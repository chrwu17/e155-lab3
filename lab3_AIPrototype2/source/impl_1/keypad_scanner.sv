==> flow/design.v <==
module keypad_scanner (
    input  logic        clk,
    input  logic        rst_n,
    input  logic [3:0]  keypad_rows,     
    output logic [3:0]  keypad_cols,     
    output logic        key_valid,       
    output logic [3:0]  key_code         
);
    localparam int SCAN_DIVIDER = 3000;
    localparam int SCAN_COUNTER_WIDTH = $clog2(SCAN_DIVIDER);
    logic [SCAN_COUNTER_WIDTH-1:0] scan_counter;
    logic scan_tick;
    logic [1:0] col_select;
    logic [3:0] current_key_code;
    logic current_key_valid;
    logic [3:0] stable_key_code;
    logic stable_key_valid;
    always_ff @(posedge clk or negedge rst_n) begin
        if (!rst_n) begin
            scan_counter <= '0;
            scan_tick <= 1'b0;
        end else begin
            if (scan_counter == SCAN_DIVIDER - 1) begin
                scan_counter <= '0;
                scan_tick <= 1'b1;
            end else begin
                scan_counter <= scan_counter + 1;
                scan_tick <= 1'b0;
            end
        end
    end
    always_ff @(posedge clk or negedge rst_n) begin
        if (!rst_n) begin
            col_select <= 2'b00;
        end else if (scan_tick) begin
            col_select <= col_select + 1;   
        end
    end
    always_ff @(posedge clk or negedge rst_n) begin
        if (!rst_n) begin
            keypad_cols <= 4'b1111;   
        end else begin
            case (col_select)
                2'b00: keypad_cols <= 4'b1110;   
                2'b01: keypad_cols <= 4'b1101;   
                2'b10: keypad_cols <= 4'b1011;   
                2'b11: keypad_cols <= 4'b0111;   
                default: keypad_cols <= 4'b1111;
            endcase
        end
    end
    always_comb begin
        current_key_valid = 1'b0;
        current_key_code = 4'h0;
        case (col_select)
            2'b00: begin  
                case (keypad_rows)
                    4'b1110: begin current_key_valid = 1'b1; current_key_code = 4'h1; end  
                    4'b1101: begin current_key_valid = 1'b1; current_key_code = 4'h4; end  
                    4'b1011: begin current_key_valid = 1'b1; current_key_code = 4'h7; end  
                    4'b0111: begin current_key_valid = 1'b1; current_key_code = 4'hE; end  
                    default: begin current_key_valid = 1'b0; current_key_code = 4'h0; end
                endcase
            end
            2'b01: begin  
                case (keypad_rows)
                    4'b1110: begin current_key_valid = 1'b1; current_key_code = 4'h2; end  
                    4'b1101: begin current_key_valid = 1'b1; current_key_code = 4'h5; end  
                    4'b1011: begin current_key_valid = 1'b1; current_key_code = 4'h8; end  
                    4'b0111: begin current_key_valid = 1'b1; current_key_code = 4'h0; end  
                    default: begin current_key_valid = 1'b0; current_key_code = 4'h0; end
                endcase
            end
            2'b10: begin  
                case (keypad_rows)
                    4'b1110: begin current_key_valid = 1'b1; current_key_code = 4'h3; end  
                    4'b1101: begin current_key_valid = 1'b1; current_key_code = 4'h6; end  
                    4'b1011: begin current_key_valid = 1'b1; current_key_code = 4'h9; end  
                    4'b0111: begin current_key_valid = 1'b1; current_key_code = 4'hF; end  
                    default: begin current_key_valid = 1'b0; current_key_code = 4'h0; end
                endcase
            end
            2'b11: begin  
                case (keypad_rows)
                    4'b1110: begin current_key_valid = 1'b1; current_key_code = 4'hA; end  
                    4'b1101: begin current_key_valid = 1'b1; current_key_code = 4'hB; end  
                    4'b1011: begin current_key_valid = 1'b1; current_key_code = 4'hC; end  
                    4'b0111: begin current_key_valid = 1'b1; current_key_code = 4'hD; end  
                    default: begin current_key_valid = 1'b0; current_key_code = 4'h0; end
                endcase
            end
            default: begin
                current_key_valid = 1'b0;
                current_key_code = 4'h0;
            end
        endcase
    end
    always_ff @(posedge clk or negedge rst_n) begin
        if (!rst_n) begin
            stable_key_valid <= 1'b0;
            stable_key_code <= 4'h0;
        end else begin
            if (current_key_valid) begin
                stable_key_valid <= 1'b1;
                stable_key_code <= current_key_code;
            end else if (!current_key_valid && scan_tick && col_select == 2'b11) begin
                stable_key_valid <= 1'b0;
                stable_key_code <= 4'h0;
            end
        end
    end
    assign key_valid = stable_key_valid;
    assign key_code = stable_key_code;
endmodule
# Step by step through the tools: keypad_scanner
# The steps from the RTL of keypad_scanner to its reports follow in flow order.
# Lines are those of the file above, counted from 1.
# Library cell names are shortened.
design:
  top_module: "keypad_scanner"
  clock_port: "clk"
  library: "sky130hd"
  pvt_corner: "tt_025C_1v80"

# After elaboration
# Yosys after proc, flatten, opt, wreduce and memory -nomap, before mapping. Memory bits, and registers merged into a memory's read port (data or address), are not among the register bits. Print and check cells are not counted. Equal cells are merged and count once.
bits:
  clocked_rd_ports_x_width: 0
  latch_bits: 0
  ff_bits: 24
  out_inout_bits: 9
  ramBits: 0
  in_bits: 6
  mem_count: 0
  word_cells: 37
  rom_bits: 0
classes:
  reduce_and_logical: 7
  mul: 0
  div_mod_pow: 0
  n_addsub: 2
  n_mux: 14
  bitwise: 0
  shifts: 0
  cmp: 0
  equal: 8
op_table:
  columns: ["operator", "count"]
  rows:
  - ["parallel mux 4 bit (select 4 bit)", 5]
  - ["adder 12 x 1 -> 12 bit (second input constant)", 1]
  - ["equality test 12 bit (second input constant)", 1]
  - ["equality test 4 bit (second input constant)", 3]
  - ["parallel mux 4 bit (select 3 bit)", 1]
  - ["2-to-1 mux 12 bit", 1]
  - ["OR reduction 4 bit", 2]
  - ["2-to-1 mux 4 bit", 2]
  - ["2-to-1 mux 1 bit", 5]
  - ["equality test 2 bit (second input constant)", 2]
  - ["equality test 4 x 3 -> 1 bit (second input constant)", 1]
  - ["logical AND 1 bit", 2]
  - ["adder 2 x 1 -> 2 bit (second input constant)", 1]
  - ["equality test 2 x 1 -> 1 bit (second input constant)", 1]
  - ["logical NOT 2 bit", 1]
  - ["nonzero test 2 bit", 1]
  - ["logical NOT 1 bit", 1]

# Longest topological paths
# Yosys ltp: most cells in a row. Word level: on the elaborated netlist, between registers, memories and ports. Mapped: between sequential cells and ports; inverters and the memories' decode and read muxes count.
depth:
  ltp_word: 9
  ABC_AREA: 0
  depth_mapped: 7
  mapped_depth_nobuf: 7

# Synthesis result
# Source: synth_stat.txt of the flow (Yosys; design flattened, memories mapped). It holds for the ABC_AREA given above (unset counts as 0); a run with the other value may have another netlist.
types:
  columns: ["type", "count", "area_total_um2"]
  rows:
  - ["dfrtp_1", 20, 500.48]
  - ["dfstp_2", 4, 105.101]
  - ["ha_1", 7, 87.584]
  - ["xor2_1", 8, 70.067]
  - ["o21ai_0", 12, 60.058]
  - ["nand2_1", 13, 48.797]
  - ["nor2_1", 13, 48.797]
  - ["xnor2_1", 5, 43.792]
  - ["nand3_1", 7, 35.034]
  - ["inv_1", 9, 33.782]
  - ["nor2b_1", 5, 31.28]
  - ["a21oi_1", 5, 25.024]
  - ["a22oi_1", 3, 22.522]
  - ["o31ai_1", 3, 22.522]
  - ["nor4_4", 1, 21.27]
  - ["o211ai_1", 2, 15.014]
  - ["a211oi_2", 1, 12.512]
  - ["a31oi_1", 2, 12.512]
# Not listed: further types 20, cells in them 21.
synth_totals:
  flip_flops: 24
  n_buf: 5
  cells: 141
  seq_area_mm2: 0.0006056
  synth_area_mm2: 0.0013638

# Timing after synthesis
# Path of least setup slack by OpenSTA after synthesis, without wires, with an ideal clock, recovery checks aside; 20% of the period is set as input and as output delay. Where synthesis merged equal registers, the netlist keeps one of their names.
synth_path:
  path_type: "register to register"
  startpoint: "register col_select[0]"
  endpoint: "register stable_key_code[2]"
  driving_pins: 7
  setup_time_ns: 0.127
  path_delay_ns: 1.512
  clock_period_ns: 2.05
  path_buffers: 0
  arrival_ns: 1.385
  setup_slack_ns: 0.538
  t_first_pin_ns: 0.000
  required_ns: 1.923
  period_less_setup_slack_ns: 1.512
# "path_delay_ns" is the arrival time less input delay plus setup time.
# "driving_pins": output pins that drive a net of the path, with the launching flip-flop's if there is one; two outputs of one cell count as two.
# "period_less_setup_slack_ns" is the clock period less the worst setup slack; recovery checks do not enter. This is arithmetic on one report: input and output delays are still those of the set period (20% each).
# Between the ends stands the longest chain of elaborated cells between them, by number of cells; it is not shown to be the way that was timed. Of several equally long chains one is given.
# Each line given opens the expression or statement behind the cell; cells for indexed reads and writes are added by Yosys, which also makes memories of some case tables.
# At most two assigning lines are given for a register; there are more.
synth_between:
  path_cell_list: "dfrtp_1 > inv_1 > ha_1 > and3b_2 > mux2_2 > a21oi_1 > o21ai_0"
  elab_chain_len: 8
  cone_cells: 13
  cone_classes: "3 x eq/ne; 4 x mux; 6 x reduce/logical"
synth_lines:
  columns: ["item", "line_no", "rtl"]
  rows:
  - ["from (decl)", 13, "logic [1:0] col_select;"]
  - ["from (assign)", 34, "col_select <= 2'b00;"]
  - ["from (assign)", 36, "col_select <= col_select + 1;"]
  - ["equality test 2 bit", 55, "case (col_select)"]
  - ["OR reduction 4 bit", null, null]
  - ["2-to-1 mux 1 bit", 55, null]
  - ["logical NOT 1 bit", 106, "end else if (!current_key_valid && scan_tick && col_select == 2'b11) begin"]
  - ["logical AND 1 bit x2", 106, null]
  - ["2-to-1 mux 4 bit", 106, null]
  - ["2-to-1 mux 4 bit", 103, "if (current_key_valid) begin"]
  - ["to (assign)", 101, "stable_key_code <= 4'h0;"]
  - ["to (assign)", 105, "stable_key_code <= current_key_code;"]
  - ["to (decl)", 16, "logic [3:0] stable_key_code;"]

# Path in the finished layout
# Path of least setup slack in the final report of run 1 (OpenROAD, finished layout, wires in). Where an end is a register, its clock arrival counts in the times.
layout_path:
  path_type: "input to register"
  startpoint: "input port keypad_rows[0]"
  endpoint: "register stable_key_code[1]"
  arrival_ns: 2.07
  setup_slack_ns: 0.47
  required_ns: 2.54
  setup_time_ns: 0.10
  path_buffers: 1
  driving_pins: 6
  in_delay_ns: 0.47
  clock_period_ns: 2.34
  t_first_pin_ns: 0.47
# Between the ends stands the longest chain of elaborated cells between them, by number of cells; it is not shown to be the way that was timed. Of several equally long chains one is given.
# At most two assigning lines are given for a register; there are more.
layout_between:
  path_cell_list: "clkdlybuf4s50_1 > nor2b_1 > o2111ai_1 > o21ai_0 > a211oi_1 > o21ai_0"
  elab_chain_len: 9
  cone_cells: 18
  cone_classes: "4 x eq/ne; 9 x mux; 5 x reduce/logical"
layout_lines:
  columns: ["item", "line_no", "rtl"]
  rows:
  - ["from (decl)", 4, "input  logic [3:0]  keypad_rows,"]
  - ["equality test 4 x 3 -> 1 bit", 75, "case (keypad_rows)"]
  - ["OR reduction 4 bit", null, null]
  - ["2-to-1 mux 1 bit", 75, null]
  - ["2-to-1 mux 1 bit", 55, "case (col_select)"]
  - ["logical NOT 1 bit", 106, "end else if (!current_key_valid && scan_tick && col_select == 2'b11) begin"]
  - ["logical AND 1 bit x2", 106, null]
  - ["2-to-1 mux 4 bit", 106, null]
  - ["2-to-1 mux 4 bit", 103, "if (current_key_valid) begin"]
  - ["to (assign)", 101, "stable_key_code <= 4'h0;"]
  - ["to (assign)", 105, "stable_key_code <= current_key_code;"]
  - ["to (decl)", 16, "logic [3:0] stable_key_code;"]

## Implementation results

Module keypad_scanner, platform sky130hd: 2 stored runs of the flow (Yosys, OpenROAD) with differing settings, in no particular order. Input and output delays are each 20% of the period that was set; the output load is 0.01 pF.
"design_power_w" is the tool's figure for a default switching activity; nothing was simulated.

--- run 1 ---
==> flow/run.sh <==
#!/bin/bash
# the make line also repeats the synthesis and layout settings of config.mk as NAME=value (left out here)
make -C /OpenROAD-flow-scripts/flow DESIGN_CONFIG=/design/flow/config.mk WORK_HOME=/design/flow/orfs CLKGATE_MAP_FILE= finish
==> flow/config.mk <==
export PLATFORM = sky130hd
export DESIGN_NAME = keypad_scanner
export DESIGN_NICKNAME = keypad_scanner
export VERILOG_FILES = /design/flow/design.v
export SDC_FILE = /design/flow/constraint.sdc
export NUM_CORES = 4
export LEC_CHECK = 0
export CAP_MARGIN = 20
export CORE_MARGIN = 2
export CORE_UTILIZATION = 40
export SLEW_MARGIN = 20
==> flow/constraint.sdc <==
create_clock -name core_clock -period 2.34 [get_ports {clk}]
set_input_delay 0.4680 -clock core_clock [delete_from_list [all_inputs] [get_ports {clk}]]
set_output_delay 0.4680 -clock core_clock [all_outputs]
set_load 0.01 [all_outputs]

==> results, as YAML <==
results:
  synth_area_mm2: 0.0013638
  die_footprint_mm2: 0.0038925
  post_route_stdcell_area_mm2: 0.0015953
  setup_worst_slack_ns: 0.466
  final_setup_tns_ns: 0.000
  design_power_w: 0.0008253

--- run 2 ---
==> flow/run.sh <==
#!/bin/bash
# the make line also repeats the synthesis and layout settings of config.mk as NAME=value (left out here)
make -C /OpenROAD-flow-scripts/flow DESIGN_CONFIG=/design/flow/config.mk WORK_HOME=/design/flow/orfs CLKGATE_MAP_FILE= finish
==> flow/config.mk <==
export PLATFORM = sky130hd
export DESIGN_NAME = keypad_scanner
export DESIGN_NICKNAME = keypad_scanner
export VERILOG_FILES = /design/flow/design.v
export SDC_FILE = /design/flow/constraint.sdc
export NUM_CORES = 4
export LEC_CHECK = 0
export ABC_AREA = 0
export CAP_MARGIN = 20
export CELL_PAD_IN_SITES_GLOBAL_PLACEMENT = 3
export CORE_MARGIN = 2
export CORE_UTILIZATION = 61
export GPL_TIMING_DRIVEN = 0
export PLACE_DENSITY_LB_ADDON = 0.02
export SETUP_SLACK_MARGIN = 0.17
export SLEW_MARGIN = 20
export TNS_END_PERCENT = 15
==> flow/constraint.sdc <==
create_clock -name core_clock -period 2.42 [get_ports {clk}]
set_input_delay 0.4840 -clock core_clock [delete_from_list [all_inputs] [get_ports {clk}]]
set_output_delay 0.4840 -clock core_clock [all_outputs]
set_load 0.01 [all_outputs]

==> results, as YAML <==
outcome: "incomplete, placement halted on FLW-0024"
