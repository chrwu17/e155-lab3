==> flow/design.v <==
module keypad_oneshot (
    input  logic        clk,
    input  logic        rst_n,
    input  logic        key_valid,      
    input  logic [3:0]  key_code,       
    output logic        new_key_pulse,  
    output logic [3:0]  captured_key    
);
    typedef enum logic [1:0] {
        IDLE        = 2'b00,   
        DEBOUNCE    = 2'b01,   
        KEY_HELD    = 2'b10,   
        RELEASE_DEB = 2'b11    
    } state_t;
    state_t current_state, next_state;
    localparam int DEBOUNCE_COUNT = 240;
    localparam int COUNTER_WIDTH = $clog2(DEBOUNCE_COUNT + 1);
    logic [COUNTER_WIDTH-1:0] debounce_counter;
    logic debounce_done;
    logic [3:0] key_code_reg;
    assign debounce_done = (debounce_counter == DEBOUNCE_COUNT);
    always_ff @(posedge clk or negedge rst_n) begin
        if (!rst_n) begin
            debounce_counter <= '0;
        end else begin
            case (current_state)
                IDLE: begin
                    if (key_valid) begin
                        debounce_counter <= 1;   
                    end else begin
                        debounce_counter <= '0;
                    end
                end
                DEBOUNCE: begin
                    if (key_valid && !debounce_done) begin
                        debounce_counter <= debounce_counter + 1;
                    end else begin
                        debounce_counter <= '0;
                    end
                end
                KEY_HELD: begin
                    if (!key_valid) begin
                        debounce_counter <= 1;   
                    end else begin
                        debounce_counter <= '0;
                    end
                end
                RELEASE_DEB: begin
                    if (!key_valid && !debounce_done) begin
                        debounce_counter <= debounce_counter + 1;
                    end else begin
                        debounce_counter <= '0;
                    end
                end
                default: debounce_counter <= '0;
            endcase
        end
    end
    always_ff @(posedge clk or negedge rst_n) begin
        if (!rst_n) begin
            current_state <= IDLE;
        end else begin
            current_state <= next_state;
        end
    end
    always_comb begin
        next_state = current_state;   
        case (current_state)
            IDLE: begin
                if (key_valid) begin
                    next_state = DEBOUNCE;
                end
            end
            DEBOUNCE: begin
                if (!key_valid) begin
                    next_state = IDLE;   
                end else if (debounce_done) begin
                    next_state = KEY_HELD;   
                end
            end
            KEY_HELD: begin
                if (!key_valid) begin
                    next_state = RELEASE_DEB;
                end
            end
            RELEASE_DEB: begin
                if (key_valid) begin
                    next_state = KEY_HELD;   
                end else if (debounce_done) begin
                    next_state = IDLE;   
                end
            end
            default: next_state = IDLE;
        endcase
    end
    always_ff @(posedge clk or negedge rst_n) begin
        if (!rst_n) begin
            key_code_reg <= 4'h0;
        end else if (current_state == DEBOUNCE && debounce_done && key_valid) begin
            key_code_reg <= key_code;
        end
    end
    always_ff @(posedge clk or negedge rst_n) begin
        if (!rst_n) begin
            new_key_pulse <= 1'b0;
        end else begin
            new_key_pulse <= (current_state == DEBOUNCE) && 
                           (next_state == KEY_HELD) && 
                           debounce_done;
        end
    end
    assign captured_key = key_code_reg;
endmodule
Step by step through the tools: keypad_oneshot
The steps from the RTL of keypad_oneshot to its reports follow in flow order.
Line numbers count from 1 in the design file above.
Cell names lack the library's common part.
Not given: --
- design top: keypad_oneshot
- clock: clk
- cell library: sky130hd
- timing corner: tt_025C_1v80

After elaboration
Counts by Yosys on the flattened word-level netlist (proc, flatten, opt, wreduce; memories kept). Register bits leave out memories and registers merged into their read ports (data or address); mux counts leave out enables and synchronous resets folded into registers. Print and check cells are left out. Cells with the same type and inputs are merged into one.
- noted bits in registers: 15
- eq/ne operators: 5
- muxes and demuxes at 12
- $add $sub $neg: 1
- reduce/logical cells: 9
- operators with widths (kind ; number):
    8-bit parallel mux with 4-bit select ; 1
    8-bit 2-to-1 mux ; 2
    2-bit 2-to-1 mux ; 6
    8-bit by 1-bit adder with 8-bit output (second input constant) ; 1
    8-bit equality test (second input constant) ; 1
    2-bit parallel mux with 4-bit select ; 1
    1-bit logical AND ; 6
    2-bit equality test (second input constant) ; 3
    1-bit logical NOT ; 2
    2-bit by 1-bit equality test with 1-bit output (second input constant) ; 1
    2-bit logical NOT ; 1
    1-bit 2-to-1 mux ; 2

Logic depth
Longest topological path by Yosys (ltp), each cell counted once; first at word level (registers and memories cut), then after technology mapping (sequential cells cut; the memories' decode and read muxes count).
- depth in word-level cells: 7
- ABC_AREA: 0
- noted mapped depth: 5

Netlist
Source: synth_stat.txt of the flow (Yosys; design flattened, memories mapped). It holds for the ABC_AREA given above (unset counts as 0); a run with the other value may have another netlist.
The area totals of this step are shown rounded.
- cell types (cell ; number ; area in all (um2)):
    dfrtp_1 ; 16 ; 400.384
    mux2_4 ; 4 ; 60.058
    nand4bb_4 ; 1 ; 27.526
    a311oi_1 ; 3 ; 26.275
    dfstp_2 ; 1 ; 26.275
    ha_1 ; 2 ; 25.024
    inv_1 ; 5 ; 18.768
    nor2_1 ; 5 ; 18.768
    xor2_1 ; 2 ; 17.517
    nor3_4 ; 1 ; 16.266
    a21oi_1 ; 3 ; 15.014
    nand3_1 ; 3 ; 15.014
    o21ai_0 ; 3 ; 15.014
    o31ai_1 ; 2 ; 15.014
    mux2i_2 ; 1 ; 13.763
    and4bb_2 ; 1 ; 12.512
    buf_6 ; 1 ; 11.261
    nand2_1 ; 3 ; 11.261
Not listed: further types 15, cells in them 15.
- noted cell area after synthesis: 850 um2
- mapped cells: 72
- flip-flops at 17
- buffer cells: 2

Path before layout
Path of least setup slack by OpenSTA after synthesis, without wires, with an ideal clock, recovery checks aside; 20% of the period is set as input and as output delay. Where synthesis merged equal registers, the netlist keeps one of their names.
- path kind: register to register
- start: reg debounce_counter[0]
- end: reg key_code_reg[0]
- path buffers: 0
- delay of the path: 1542 ps
- noted data arrival time: 1417 ps
- path slack at 137 ps
- time at the first pin at 0 ps
- noted library setup time: 125 ps
- stages on the path: 6
- noted period: 1680 ps
- period reached after synthesis: 1543 ps
"delay of the path" is the arrival time less input delay plus setup time.
"stages on the path" counts driving pins, that of a launching flip-flop among them; a cell with two outputs on the path counts twice.
"period reached after synthesis" is the clock period less the worst setup slack; recovery checks do not enter. This is arithmetic on one report: input and output delays are still those of the set period (20% each).
The rows between start and end are the longest chain of elaborated cells between them; the timing report does not say that the signal goes this way. Where chains are equally long, one stands for them.
A line is the first line of the expression or statement that the cell stems from. Yosys adds cells for indexed reads and writes and turns some case tables into memories.
At most two assigning lines are given for a register; there are more.
- cell sequence: dfrtp_1 -> inv_1 -> ha_1 -> nand4bb_4 -> nor3_4 -> mux2_4
- noted cells in the longest elaborated chain: 3
- elaborated cells on any way between the ends at 3
- those cells by class: eq/ne: 1; reduce/logical: 2
- ends and longest elaborated chain, post-synthesis (item ; RTL line ; RTL):
    from (decl) ; 18 ; logic [COUNTER_WIDTH-1:0] debounce_counter;
    from (assign) ; 36 ; debounce_counter <= debounce_counter + 1;
    from (assign) ; 50 ; debounce_counter <= debounce_counter + 1;
    8-bit equality test ; 21 ; assign debounce_done = (debounce_counter == DEBOUNCE_COUNT);
    1-bit logical AND x2 ; 99 ; end else if (current_state == DEBOUNCE && debounce_done && key_valid) begin
    to (assign) ; 98 ; key_code_reg <= 4'h0;
    to (assign) ; 100 ; key_code_reg <= key_code;
    to (decl) ; 20 ; logic [3:0] key_code_reg;

Timing after layout
Path of least setup slack in the final report of flow run A (OpenROAD, finished layout, wires in). Where an end is a register, its clock arrival counts in the times.
The report prints the path's times to 10 ps; the period is as set.
- path kind: input to register
- start: in key_valid
- end: reg key_code_reg[2]
- path slack at 710 ps
- stages on the path: 4
- noted period: 2490 ps
- path buffers: 1
- external input delay: 500 ps
- time at the first pin at 500 ps
- noted library setup time: 100 ps
- noted data arrival time: 1960 ps
The rows between start and end are the longest chain of elaborated cells between them; the timing report does not say that the signal goes this way. Where chains are equally long, one stands for them.
- cell sequence: clkdlybuf4s50_1 -> nand2_1 -> nor3_4 -> mux2_4
- noted cells in the longest elaborated chain: 1
- elaborated cells on any way between the ends at 1
- those cells by class: reduce/logical: 1
- ends and longest elaborated chain, post-layout (item ; RTL line ; RTL):
    from (decl) ; 4 ; input  logic        key_valid,
    1-bit logical AND ; 99 ; end else if (current_state == DEBOUNCE && debounce_done && key_valid) begin
    to (assign) ; 98 ; key_code_reg <= 4'h0;
    to (assign) ; 100 ; key_code_reg <= key_code;
    to (decl) ; 20 ; logic [3:0] key_code_reg;

FLOW RESULTS
============

Below are 2 stored runs of the flow (Yosys, OpenROAD; platform sky130hd) on keypad_oneshot, each with its settings and what was measured, unordered. Constraints: input delay and output delay 20% of the set period each, output load 0.01 pF.
"time of the worst setup path" means the part of the period allowed to the worst setup path (the constraints hold back 20% at inputs and 20% at outputs) less its slack; where the path has registers, the arrival times of their clocks count too.
"time of the worst setup path" is known to 10 ps.
Results are given in rounded form.

Flow run A
Settings were period_ns = 2.49; CORE_UTILIZATION = 59; SETUP_SLACK_MARGIN = -0.17; PLACE_DENSITY_LB_ADDON = 0.21; HOLD_SLACK_MARGIN = -0.04; CORE_MARGIN = 3; TNS_END_PERCENT = 85; CTS_CLUSTER_DIAMETER = 117; CAP_MARGIN = 0; SLEW_MARGIN = 20
- noted the post-synthesis cell area: 850 um2
- noted the die area: 1900 um2
- std-cell area (final layout): 990 um2
- worst setup slack after layout at 710 ps
- total negative setup slack: 0 ps
- noted the time of the worst setup path: 1280 ps
- worst setup path kind: input to register

Flow run B
Settings were period_ns = 1.65; SETUP_SLACK_MARGIN = 0.43; CAP_MARGIN = 20; CORE_MARGIN = 2; CORE_UTILIZATION = 40; SLEW_MARGIN = 20
- noted the post-synthesis cell area: 850 um2
- noted the die area: 2500 um2
- std-cell area (final layout): 1100 um2
- worst setup slack after layout at 200 ps
- total negative setup slack: 0 ps
- noted the time of the worst setup path: 1450 ps
- worst setup path kind: register to register
