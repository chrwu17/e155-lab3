==> flow/design.v <==
module timeMultiplexer (
    input clk,
    input logic reset,
    output logic an1, 
    output logic an2,
    output logic signal);
    logic [24:0] counter;
    always_ff @(posedge clk or posedge reset) begin
        if (reset) begin
            counter <= 0;
            signal <= 0;
            an1 <= 1;     
            an2 <= 0;    
        end else begin
        counter <= counter + 1;
        if(counter == 48000) begin
            counter <= 0;
            signal <= ~signal;
            an1 <= ~signal;       
            an2 <= signal;      
        end
        end
    end
endmodule
# Step by step through the tools: timeMultiplexer
# Tool output for the design above, in the order of the flow.
# Lines are those of the file above, counted from 1.
# Library cell names are shortened.
setup:
  design: "timeMultiplexer"
  clk_port: "clk"
  lib: "sky130hd"
  pvt_corner: "tt_025C_1v80"

# Word level
# Counts by Yosys on the flattened word-level netlist (proc, flatten, opt, wreduce; memories kept). Register bits leave out memories and registers merged into their read ports (data or address); mux counts leave out enables and synchronous resets folded into registers. Print and check cells are left out.
op_classes:
  mul: 0
  n_div: 0
  compare: 0
  addsub: 1
  shifts: 0
  equal: 1
  n_reduce_logical: 0
  bitwise: 1
  n_mux: 1
ops:
  columns: ["operator", "count"]
  rows:
  - ["25-bit by 1-bit adder with 25-bit output with constant B", 1]
  - ["25-bit by 16-bit == test with 1-bit output with constant B", 1]
  - ["25-bit two-way mux", 1]
  - ["1-bit NOT", 1]
word_totals:
  latch_bits: 0
  clocked_rd_ports_x_width: 0
  word_cells: 8
  reg_bits: 28
  mem_bits_rw: 0
  romBits: 0
  n_memories: 0
  input_bits: 2
  output_inout_bits: 3

# Depth
# Yosys ltp: most cells in a row. Word level: on the elaborated netlist, between registers, memories and ports. Mapped: between sequential cells and ports; inverters and the memories' decode and read muxes count.
depth:
  word_depth: 2
  abc_area: 1
  ltp_mapped: 9
  depth_no_buf: 9

# Netlist
# Source: synth_stat.txt of the flow (Yosys; design flattened, memories mapped). It holds for the ABC_AREA given above (unset counts as 0); a run with the other value may have another netlist.
# The area totals of this step are shown rounded.
synth_totals:
  stdcells: 253
  synth_area_um2: 1730
  seq_area_um2: 702
  ff_cells: 28
  n_buf: 0
types:
  columns: ["cell", "count", "area_total_um2"]
  rows:
  - ["dfrtp_1", 27, 675.648]
  - ["nand2_1", 78, 292.781]
  - ["nor2_1", 52, 195.187]
  - ["inv_1", 42, 157.651]
  - ["nand3_1", 18, 90.086]
  - ["xor2_1", 7, 61.309]
  - ["nor2_4", 4, 45.043]
  - ["nand2_2", 5, 31.28]
  - ["dfstp_2", 1, 26.275]
  - ["ha_1", 2, 25.024]
  - ["nand3b_1", 3, 22.522]
  - ["nor2_8", 1, 20.019]
  - ["nor2_2", 3, 18.768]
  - ["nand2_4", 1, 11.261]
  - ["nand3_2", 1, 10.01]
  - ["nor3_1", 2, 10.01]
  - ["o21ai_0", 2, 10.01]
  - ["o21bai_1", 1, 7.507]
# Other cell types: 3; their cells: 3.

# Timing after synthesis
# OpenSTA on the mapped netlist: ideal clock, no wires. The path of least setup slack (recovery checks aside). Input and output delay are each 20% of the period. Register names are those of the netlist, which keeps one name where synthesis merged equal registers.
synth_timing:
  kind: "register to register"
  from: "register counter[0]"
  to: "register counter[2]"
  t_first_pin_ps: 0
  required_time_ps: 1596
  delay_ps: 1268
  stages: 10
  slack_ps: 441
  n_path_buf: 0
  tclk_ps: 1710
  arrival_ps: 1154
  setup_time_ps: 114
  synth_period_reached_ps: 1269
# "delay_ps" = arrival - input delay + setup time.
# "stages": output pins that drive a net of the path, with the launching flip-flop's if there is one; two outputs of one cell count as two.
# "synth_period_reached_ps" = period - worst setup slack (recovery checks aside). The figure is calculated, with input and output delays left at 20% of the set period.
# Between the ends stands the longest chain of elaborated cells between them, by number of cells; it is not shown to be the way that was timed. Of several equally long chains one is given.
# A line is the first line of the expression or statement that the cell stems from. Yosys adds cells for indexed reads and writes and turns some case tables into memories.
# At most two assigning lines are given for a register; there are more.
synth_via:
  cell_sequence: "dfrtp_1 > inv_1 > ha_1 > inv_1 > nor2_1 > nand3_1 > nor2_1 > nand2_2 > nand3_1 > inv_1"
  elab_chain_len: 2
  cells_between: 3
  cone_lines: 2
  cone_classes: "add/sub: 1; eq/ne: 1; mux: 1"
synth_lines:
  columns: ["item", "line_no", "rtl"]
  rows:
  - ["from (decl)", 7, "logic [24:0] counter;"]
  - ["from (assign)", 10, "counter <= 0;"]
  - ["from (assign)", 15, "counter <= counter + 1;"]
  - ["25-bit by 1-bit adder with 25-bit output", 15, null]
  - ["25-bit two-way mux", 16, "if(counter == 48000) begin"]
  - ["to (assign)", 15, null]
  - ["to (assign)", 17, "counter <= 0;"]
  - ["to (decl)", 7, null]

# Timing after layout
# Path of least setup slack in the final report of flow run B (OpenROAD, finished layout, wires in). Where an end is a register, its clock arrival counts in the times.
# The report prints the path's times to 10 ps; the period is as set.
layout_timing:
  kind: "register to output"
  from: "register an1"
  to: "output port an1"
  tclk_ps: 2230
  output_delay_ps: 450
  stages: 2
  required_time_ps: 1780
  t_first_pin_ps: 270
  slack_ps: 440
  arrival_ps: 1340
  n_path_buf: 1
layout_via:
  cell_sequence: "dfstp_2 > clkdlybuf4s50_1"
  elab_chain_len: 0
  cells_between: 0
  cone_lines: 0
layout_lines:
  columns: ["item", "line_no", "rtl"]
  rows:
  - ["from (decl)", 4, "output logic an1,"]
  - ["from (assign)", 12, "an1 <= 1;"]
  - ["from (assign)", 19, "an1 <= ~signal;"]
  - ["to (decl)", 4, null]

# Top module timeMultiplexer; platform sky130hd; tools Yosys and OpenROAD; 2 stored runs in no particular order. Input and output delays are each 20% of the period that was set; the output load is 0.01 pF.
# "achieved_clock_period_ps": clock period set for the run, less the worst setup slack. It is reckoned from that one timing run; input and output delays stay at 20% of the period that was set.
# "critical_path_time_ps": the worst setup path's part of the clock period (all of it between registers, 20% less for each end at a port) less its slack. A launch clock that arrives late makes it longer, a capture clock that arrives late makes it shorter.
# "design_power_uw" is the tool's figure for a default switching activity; nothing was simulated.
# "critical_path_time_ps" is given in steps of 10 ps.
# The results are shown rounded.
runs:
  - name: "flow run A"
    settings:
      period_ns: 1.53
      CORE_UTILIZATION: 48
      SETUP_SLACK_MARGIN: 0.33
      PLACE_DENSITY_LB_ADDON: 0.29
      HOLD_SLACK_MARGIN: 0.1
      CORE_MARGIN: 7
      CELL_PAD_IN_SITES_DETAIL_PLACEMENT: 2
      TNS_END_PERCENT: 20
      ABC_AREA: 0
      GPL_TIMING_DRIVEN: 0
      SLEW_MARGIN: 25
      CAP_MARGIN: 20
    outcome: "no results, routing failed with DPL-0033"
  - name: "flow run B"
    settings:
      period_ns: 2.23
      CORE_UTILIZATION: 42
      SETUP_SLACK_MARGIN: 0.29
      PLACE_DENSITY_LB_ADDON: 0.09
      CELL_PAD_IN_SITES_GLOBAL_PLACEMENT: 1
      CELL_PAD_IN_SITES_DETAIL_PLACEMENT: 1
      TNS_END_PERCENT: 100
      ABC_AREA: 1
      CTS_CLUSTER_SIZE: 61
      CTS_CLUSTER_DIAMETER: 44
      SLEW_MARGIN: 20
      MIN_ROUTING_LAYER: "met1"
      CAP_MARGIN: 20
      CORE_MARGIN: 2
    results:
      tns_ps: 0
      critical_path_time_ps: 1340
      critical_path_kind: "register to output"
      post_route_util_frac: 0.477
      synthArea_um2: 1730
      design_power_uw: 816
      die_footprint_um2: 4640
      achieved_clock_period_ps: 1791
      worst_setup_slack_ps: 439
      final_stdcell_area_um2: 1900
      timing.hold.ws_ps: 487
